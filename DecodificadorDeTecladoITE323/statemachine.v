==> flow/design.v <==
`timescale 1ns / 1ps
module statemachine(
    input ck,
    input p,
    input [3:0] w,
    output reg ce,
    output reg enter,
    output reg bs,
    output reg ss,
    output reg load,
    output reg updw,
	 output reg reset
    );
	parameter chequearP = 4'b0000;
   parameter valordeW = 4'b0001;
   parameter cargarreg = 4'b0010;
   parameter rst = 4'b0011;
   parameter entertecla = 4'b0100;
   parameter ld = 4'b0101;
   parameter backs = 4'b0110;
   parameter sos = 4'b0111;
	parameter up_dw = 4'b1000;
   reg [3:0] ea = chequearP;
   always@(posedge ck)
         case (ea)
            chequearP : begin
               if (p)
                  ea <= valordeW;
               else
                  ea <= chequearP;
     ce<=1'b0;
     enter<=1'b0;
     bs<=1'b0;
     ss<=1'b0;
     load<=1'b0;
     updw<=1'b0;
     reset<=1'b0;
            end
            valordeW : begin
               if (w<=4'h9)
                  ea <= cargarreg;
               else if (w==4'hA)
                  ea <= rst;
               else if (w==4'hB)
                  ea <= entertecla;
					else if (w==4'hc)
                  ea <= ld;
					else if (w==4'hd)
                  ea <= backs;
					else if (w==4'he)
                  ea <= sos;
					else if (w==4'hf)
                  ea <= up_dw;
     ce<=1'b0;
     enter<=1'b0;
     bs<=1'b0;
     ss<=1'b0;
     load<=1'b0;
     updw<=1'b0;
     reset<=1'b0;    
            end
            cargarreg : begin
	  ea<=4'b0000;
     ce<=1'b1;
     enter<=1'b0;
     bs<=1'b0;
     ss<=1'b0;
     load<=1'b0;
     updw<=1'b0;
     reset<=1'b0;
            end
            rst : begin
				if(p)
				ea<=4'b0000;
				else
				ea<=rst;
     ce<=1'b0;
     enter<=1'b0;
     bs<=1'b0;
     ss<=1'b0;
     load<=1'b0;
     updw<=1'b0;
     reset<=1'b1;
            end
            entertecla : begin
				if(!p)
				ea<=entertecla;
				else
               ea <= chequearP;
     ce<=1'b0;
     enter<=1'b1;
     bs<=1'b0;
     ss<=1'b0;
     load<=1'b0;
     updw<=1'b0;
     reset<=1'b0;
            end
            ld : begin
				if(!p)
				ea<=ld;
				else
               ea <= chequearP;
     ce<=1'b0;
     enter<=1'b0;
     bs<=1'b0;
     ss<=1'b0;
     load<=1'b1;
     updw<=1'b0;
     reset<=1'b0;
            end
            backs : begin
				if(p)
				 ea <= chequearP;
				 else
				 ea<=backs;
     ce<=1'b1;
     enter<=1'b0;
     bs<=1'b1;
     ss<=1'b0;
     load<=1'b0;
     updw<=1'b0;
     reset<=1'b0;
            end
            sos : begin
				if(p)
               ea <= chequearP;
					else 
					ea<=sos;
     ce<=1'b0;
     enter<=1'b0;
     bs<=1'b0;
     ss<=1'b1;
     load<=1'b0;
     updw<=1'b0;
     reset<=1'b0;
            end
				 up_dw : begin
				 if (p)
               ea <= chequearP;
					else
					ea<=up_dw;
     ce<=1'b0;
     enter<=1'b0;
     bs<=1'b0;
     ss<=1'b0;
     load<=1'b0;
     updw<=1'b1;
     reset<=1'b0;
            end
            default : begin   
     ea <= chequearP;
     ce<=1'b0;
     enter<=1'b0;
     bs<=1'b0;
     ss<=1'b0;
     load<=1'b0;
     updw<=1'b0;
     reset<=1'b0;
            end
          endcase
endmodule
---- Reports on statemachine ----
Tool output for the design above, in the order of the flow.
Line numbers count from 1 in the design file above.
Operators carry their Yosys type and port widths (W data, S select, Z words).
Library cell names are shortened.
A cell with -- has no value.
inputs
  top ..................................... statemachine
  clock input ............................. ck
  standard-cell library ................... sky130hd
  corner .................................. tt_025C_1v80

---- Word-level counts ----
Source: Yosys, flattened and elaborated, memories not mapped. Widths are those after wreduce. Registers that Yosys merges into a memory's read port (data or address) are not register bits. Print and check cells do not count. Equal cells are merged and count once.
bit counts
  bits in registers ....................... 11
  bits of input ports ..................... 6
  output and inout port bits .............. 7
  cells after elaboration ................. 48
cells by class
  order comparisons ....................... 1
  equality and inequality tests ........... 15
  multiplexer cells ....................... 22
  reduce/logical cells .................... 2
operators by type and width
  operator              number
  $pmux W4 S8           1
  $mux W4               8
  $eq A4 B4 Y1 const B  7
  $eq A4 B3 Y1 const B  4
  $mux W3               4
  $eq A4 B2 Y1 const B  2
  $ne A8 B8 Y1 const B  1
  $mux W1               8
  $eq A4 B1 Y1 const B  1
  $le A4 B4 Y1 const B  1
  $logic_not A4 Y1      1
  $reduce_or A2 Y1      1
  $mux W2               1

---- Logic depth ----
Yosys ltp: most cells in a row. Word level: on the elaborated netlist, between registers, memories and ports. Mapped: between sequential cells and ports; inverters and the memories' decode and read muxes count.
logic depth
  depth in word-level cells ............... 9
  ABC_AREA ................................ 0
  gate-level depth with buffers ........... 3
  depth with buffers taken out ............ 3

---- After synthesis ----
Yosys stat after the flow's synthesis: flattened, memories mapped to cells. It holds for the ABC_AREA given above (unset counts as 0); a run with the other value may have another netlist.
cells by type
  cell       number  area in all (sq um)
  dfxtp_1    7       140.134
  edfxtp_1   4       120.115
  nor4b_4    1       23.773
  nand3_1    3       15.014
  nor2_1     4       15.014
  nor3_1     3       15.014
  nand2b_1   2       12.512
  o22ai_1    2       12.512
  nand2_1    3       11.261
  nand4bb_1  1       11.261
  mux2i_1    1       10.01
  o32ai_1    1       8.758
  xor2_1     1       8.758
  nor3b_1    1       7.507
  o21a_1     1       7.507
  o31ai_1    1       7.507
  and2_1     1       6.256
  nand2_2    1       6.256
Other cell types: 2; their cells: 2.
mapped netlist
  cells in the netlist .................... 40
  synthesis area .......................... 446.7 sq um
  area of sequential cells ................ 260.2 sq um
  mapped flip-flops ....................... 11

---- Path before layout ----
Path of least setup slack by OpenSTA after synthesis, without wires, with an ideal clock, recovery checks aside; 20% of the period is set as input and as output delay. Where synthesis merged equal registers, the netlist keeps one of their names.
path post-synthesis
  path kind ............................... register -> register
  start point ............................. reg ea[1]
  end point ............................... reg ea[0]
  clock period ............................ 1380 ps
  setup time .............................. 176 ps
  time at the first pin ................... 0 ps
  arrival time ............................ 1112 ps
  required time ........................... 1204 ps
  setup slack ............................. 92 ps
  delay of the path ....................... 1288 ps
  stages on the path ...................... 4
  path buffers ............................ 0
  synthesis period reached ................ 1288 ps
"delay of the path" is the arrival time less input delay plus setup time.
"stages on the path": output pins that drive a net of the path, with the launching flip-flop's if there is one; two outputs of one cell count as two.
"synthesis period reached" is the clock period less the worst setup slack; recovery checks do not enter. This is arithmetic on one report: input and output delays are still those of the set period (20% each).
Between the ends stands the longest chain of elaborated cells between them, by number of cells; it is not shown to be the way that was timed. Of several equally long chains one is given.
A line is the first line of the expression or statement that the cell stems from. Yosys adds cells for indexed reads and writes and turns some case tables into memories.
A register here has more assigning lines than the two given.
Ways into the end's enable are left out, as the timed path ends at the data pin.
between the ends, post-synthesis
  path through ............................ edfxtp_1 > nor4b_4 > nand2_2 > o32ai_1
  length of the longest elaborated chain .. 2
ends and longest elaborated chain, post-synthesis
  item                line  text
  start: declaration  23    reg [3:0] ea = chequearP;
  start: assignment   28    ea <= valordeW;
  start: assignment   30    ea <= chequearP;
  $eq A4 B4 Y1        25    case (ea)
  $pmux W4 S8         25
  end: assignment     28
  end: assignment     30
  end: declaration    23

---- Worst path after layout ----
From the final timing report of entry B: the path of least setup slack in the routed layout; clock arrival at registers is part of the times.
The path's times are printed in steps of 10 ps; the period is the one set.
path after layout
  path kind ............................... register -> register
  start point ............................. reg ea[1]
  end point ............................... reg ea[0]
  clock period ............................ 1180 ps
  setup time .............................. 250 ps
  time at the first pin ................... 270 ps
  arrival time ............................ 1300 ps
  required time ........................... 1200 ps
  setup slack ............................. -100 ps
  stages on the path ...................... 5
  path buffers ............................ 1
Between the ends stands the longest chain of elaborated cells between them, by number of cells; it is not shown to be the way that was timed. Of several equally long chains one is given.
A register here has more assigning lines than the two given.
Ways into the end's enable are left out, as the timed path ends at the data pin.
between the ends, after layout
  path through ............................ edfxtp_1 > buf_6 > o21a_1 > mux2i_1 > o32ai_2
  length of the longest elaborated chain .. 2
ends and longest elaborated chain, after layout
  item                line  text
  start: declaration  23    reg [3:0] ea = chequearP;
  start: assignment   28    ea <= valordeW;
  start: assignment   30    ea <= chequearP;
  $eq A4 B4 Y1        25    case (ea)
  $pmux W4 S8         25
  end: assignment     28
  end: assignment     30
  end: declaration    23

# Flow runs of statemachine

Record of 2 stored runs of the RTL-to-layout flow on statemachine, platform sky130hd. The runs are unordered. Constraints: input delay and output delay 20% of the set period each, output load 0.01 pF.
By "reached clock period" is meant the clock period of the run minus its worst setup slack. This is arithmetic on one report: input and output delays are still those of the set period (20% each).
"worst setup path time" is the time allowed to the run's worst setup path (the clock period less input and output delay, where it has them) less its slack. Clock arrival times count: a late capture clock shortens it, a late launch clock lengthens it.
"total power of the final layout" rests on the timing tool's default activity at the inputs, not on a simulated workload.
"worst setup path time" is given in steps of 10 ps.

---- entry A ----
settings
  period_ns = 0.794
  CORE_UTILIZATION = 63
  SETUP_SLACK_MARGIN = 0.11
  PLACE_DENSITY_LB_ADDON = 0.05
  CELL_PAD_IN_SITES_GLOBAL_PLACEMENT = 1
  CELL_PAD_IN_SITES_DETAIL_PLACEMENT = 1
  ABC_AREA = 1
  GPL_ROUTABILITY_DRIVEN = 0
  CTS_CLUSTER_SIZE = 64
  CAP_MARGIN = 20
  CORE_MARGIN = 2
  SLEW_MARGIN = 20
results
  unfinished; error PDN-0185 in floorplanning

---- entry B ----
settings
  period_ns = 1.18
  CAP_MARGIN = 20
  CORE_MARGIN = 2
  CORE_UTILIZATION = 40
  SLEW_MARGIN = 20
results
  worst setup path time ................... 1280 ps
  worst setup path kind ................... register -> register
  worst-case hold slack ................... 641 ps
  total die area .......................... 1399.9 sq um
  standard-cell area after layout ......... 725.7 sq um
  total power of the final layout ......... 0.0008204 W
  post-route utilization .................. 0.681
  setup slack of the worst path ........... -100 ps
  chip area after synthesis (Yosys) ....... 446.7 sq um
  reached clock period .................... 1280 ps
  setup TNS ............................... -169 ps
